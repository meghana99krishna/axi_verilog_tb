==> flow/design.v <==
module axi_lite_slave #(
    parameter ADDR_WIDTH = 4,
    parameter DATA_WIDTH = 32
)(
    input  logic                   clk,
    input  logic                   resetn,
    input  logic [ADDR_WIDTH-1:0]  AWADDR,
    input  logic                   AWVALID,
    output logic                   AWREADY,
    input  logic [DATA_WIDTH-1:0]  WDATA,
    input  logic                   WVALID,
    output logic                   WREADY,
    output logic [1:0]             BRESP,
    output logic                   BVALID,
    input  logic                   BREADY,
    input  logic [ADDR_WIDTH-1:0]  ARADDR,
    input  logic                   ARVALID,
    output logic                   ARREADY,
    output logic [DATA_WIDTH-1:0]  RDATA,
    output logic [1:0]             RRESP,
    output logic                   RVALID,
    input  logic                   RREADY
);
    logic [DATA_WIDTH-1:0] mem[0:(1<<ADDR_WIDTH)-1];
    logic [ADDR_WIDTH-1:0] awaddr_q;
    logic [DATA_WIDTH-1:0] wdata_q;
    logic aw_latched;
    logic w_latched;
    logic write_pending;  
    always_ff @(posedge clk or negedge resetn) begin
        if (!resetn) begin
            AWREADY <= 1'b0;
        end
        else begin
            AWREADY <= (AWVALID && !aw_latched && !write_pending);
        end
    end
    always_ff @(posedge clk or negedge resetn) begin
        if (!resetn) begin
            awaddr_q  <= '0;
            aw_latched <= 1'b0;
        end
        else begin
            if (AWVALID && AWREADY) begin
                awaddr_q   <= AWADDR;
                aw_latched <= 1'b1;
            end
            else if (write_pending && BVALID && BREADY) begin
                aw_latched <= 1'b0;
            end
        end
    end
    always_ff @(posedge clk or negedge resetn) begin
        if (!resetn) begin
            WREADY <= 1'b0;
        end
        else begin
            WREADY <= (WVALID && !w_latched && !write_pending);
        end
    end
    always_ff @(posedge clk or negedge resetn) begin
        if (!resetn) begin
            wdata_q   <= '0;
            w_latched <= 1'b0;
        end
        else begin
            if (WVALID && WREADY) begin
                wdata_q   <= WDATA;
                w_latched <= 1'b1;
            end
            else if (write_pending && BVALID && BREADY) begin
                w_latched <= 1'b0;
            end
        end
    end
    always_ff @(posedge clk or negedge resetn) begin
        if (!resetn) begin
            write_pending <= 1'b0;
            BVALID        <= 1'b0;
            BRESP         <= 2'b00;
        end
        else begin
            if (aw_latched && w_latched && !write_pending) begin
                mem[awaddr_q] <= wdata_q;
                write_pending <= 1'b1;
                BVALID        <= 1'b1;   
                BRESP         <= 2'b00;  
            end
            else if (BVALID && BREADY) begin
                write_pending <= 1'b0;
                BVALID        <= 1'b0;
            end
        end
    end
    always_ff @(posedge clk or negedge resetn) begin
        if (!resetn) begin
            ARREADY <= 1'b0;
        end
        else begin
            ARREADY <= (ARVALID && !RVALID);
        end
    end
    always_ff @(posedge clk or negedge resetn) begin
        if (!resetn) begin
            RVALID <= 1'b0;
            RDATA  <= '0;
            RRESP  <= 2'b00;
        end
        else begin
            if (ARVALID && ARREADY) begin
                RDATA <= mem[ARADDR];
                RRESP <= 2'b00;
                RVALID <= 1'b1;
            end
            else if (RVALID && RREADY) begin
                RVALID <= 1'b0;
            end
        end
    end
endmodule
# Step by step through the tools: axi_lite_slave
# The steps from the RTL of axi_lite_slave to its reports follow in flow order.
# Lines are those of the file above, counted from 1.
# Operators carry their Yosys type and port widths (W data, S select, Z words).
# Cell names lack the library's common part.
# The mark -- stands for no value.
# design
top_module,axi_lite_slave
clk_port,clk
library,sky130hd
lib_corner,tt_025C_1v80

# Word level
# Counts by Yosys on the flattened word-level netlist (proc, flatten, opt, wreduce). Print and check cells are left out. Cells with the same type and inputs are merged into one.
# bits
regBits,587
input_bits,47
output_inout_bits,41
wordCells,101
# classes
equal,30
muxes,7
reduce_logical,38
# op_table
op,count
$pmux W32 S16,1
$eq A4 B4 Y1 const B,16
$reduce_and A3 Y1,16
$eq A4 B3 Y1 const B,8
$eq A4 B2 Y1 const B,4
$logic_and A1 B1 Y1,12
$reduce_bool A2 Y1,4
$eq A4 B1 Y1 const B,2
$logic_not A4 Y1,2
$mux W1,6
$logic_not A1 Y1,4

# Longest topological paths
# Yosys ltp: most cells in a row. Word level: on the elaborated netlist, between registers, memories and ports. Mapped: between sequential cells and ports; inverters and the memories' decode and read muxes count.
# depth
ltp_word,3
ABC_AREA,0
mapped_depth,8
ltp_nobuf,5

# Mapped cells and area
# Source: synth_stat.txt of the flow (Yosys; design flattened, memories mapped). It holds for the ABC_AREA given above (unset counts as 0); a run with the other value may have another netlist.
# The area totals of this step are shown rounded.
# types
type,count,type_area_um2
edfxtp_1,512,1.54E+04
dfrtp_1,75,1876.8
a22oi_1,137,1.03E+03
mux2_2,49,551.779
o22ai_1,54,337.824
mux2i_1,31,310.298
nor2_1,62,232.723
a21oi_1,42,210.202
a2111oi_0,19,166.41
a22o_1,19,166.41
buf_4,21,157.651
buf_2,31,155.149
o21ai_0,31,155.149
a2111oi_2,9,135.13
nand2_1,33,123.869
nand3_1,21,105.101
a31oi_1,15,93.84
buf_6,8,90.086
# Other cell types: 34; their cells: 137.
# mapped
stdcells,1306
area_um2,22200
ff_cells,587
n_buf,85

# Worst setup path after synthesis
# Path of least setup slack by OpenSTA after synthesis, without wires, with an ideal clock, recovery checks aside; 20% of the period is set as input and as output delay. Where synthesis merged equal registers, the netlist keeps one of their names.
# synth_path
kind,input to register
startpoint,input port resetn
endpoint,register mem[0][0]
period_ns,8.06
setup_time_ns,0.461
arrival_time_ns,4.375
path_slack_ns,3.224
delay_ns,3.224
stages,4
path_buffers,0
synth_period_reached_ns,4.836
# "delay_ns" is the arrival time less input delay plus setup time.
# "stages" counts driving pins, that of a launching flip-flop among them; a cell with two outputs on the path counts twice.
# "synth_period_reached_ns" is the clock period less the worst setup slack; recovery checks do not enter. This is arithmetic on one report: input and output delays are still those of the set period (20% each).
# The rows between start and end are the longest chain of elaborated cells between them; the timing report does not say that the signal goes this way. Where chains are equally long, one stands for them.
# A line is the first line of the expression or statement that the cell stems from. Yosys adds cells for indexed reads and writes and turns some case tables into memories.
# synth_via
path_cell_list,nor3b_1 -> nor2b_1 -> nand2b_1 -> nor3_1
elab_chain_len,1
cone_cells,1
# synth_rtl
item,line,rtl
start: declaration,6,"input  logic                   resetn,"
$reduce_and A3 Y1,--,
end: assignment,84,mem[awaddr_q] <= wdata_q;
end: declaration,24,logic [DATA_WIDTH-1:0] mem[0:(1<<ADDR_WIDTH)-1];

# Timing after layout
# From the final timing report of record 1: the path of least setup slack in the routed layout; clock arrival at registers is part of the times.
# layout_path
kind,input to register
startpoint,input port ARADDR[3]
endpoint,register RDATA[30]
period_ns,2.97
setup_time_ns,0.17
arrival_time_ns,2.70
path_slack_ns,0.70
stages,7
path_buffers,2
# The rows between start and end are the longest chain of elaborated cells between them; the timing report does not say that the signal goes this way. Where chains are equally long, one stands for them.
# layout_via
path_cell_list,buf_2 -> nor2b_2 -> buf_4 -> a22oi_1 -> nor2_1 -> a2111oi_0 -> a21oi_1
elab_chain_len,2
cone_cells,17
# layout_rtl
item,line,rtl
start: declaration,16,"input  logic [ADDR_WIDTH-1:0]  ARADDR,"
$eq A4 B4 Y1,111,RDATA <= mem[ARADDR];
$pmux W32 S16,111,
end: assignment,106,RDATA  <= '0;
end: assignment,111,
end: declaration,19,"output logic [DATA_WIDTH-1:0]  RDATA,"

# Stored flow runs of axi_lite_slave (2 of them; Yosys, OpenROAD, sky130hd). They differ in their settings and are not a sequence. Constraints: input delay and output delay 20% of the set period each, output load 0.01 pF.
# By "achievedPeriod_ns" is meant the clock period of the run minus its worst setup slack. This is arithmetic on one report: input and output delays are still those of the set period (20% each).
# "worstPathTime_ns" is the time allowed to the run's worst setup path (the clock period less input and output delay, where it has them) less its slack. Clock arrival times count: a late capture clock shortens it, a late launch clock lengthens it.
# "totalPower_mw" is the tool's figure for a default switching activity; nothing was simulated.
# Results are given in rounded form.
# Among the settings, - means not set for that run.
setting or result,record 1,record 2
period_ns,2.97,5.12
CORE_UTILIZATION,58,36
PLACE_DENSITY_LB_ADDON,0.14,-
CORE_MARGIN,3,2
CTS_CLUSTER_SIZE,94,-
MAX_ROUTING_LAYER,met4,-
CAP_MARGIN,20,20
SLEW_MARGIN,20,0
PLACE_DENSITY,-,0.36
CORE_ASPECT_RATIO,-,0.7
CELL_PAD_IN_SITES_DETAIL_PLACEMENT,-,0
synth_chip_area_um2,22200,22200
die_footprint_um2,40600,63700
layout_stdcell_area_um2,26000,26100
final_util_pct,69.0,42.6
worstSetupSlack_ns,0.697,2.03
final_setup_tns_ns,0.000,0.000
totalPower_mw,21.2,12.3
achievedPeriod_ns,2.273,3.088
worstPathTime_ns,1.68,2.06
worst_setup_path_type,input to register,input to register
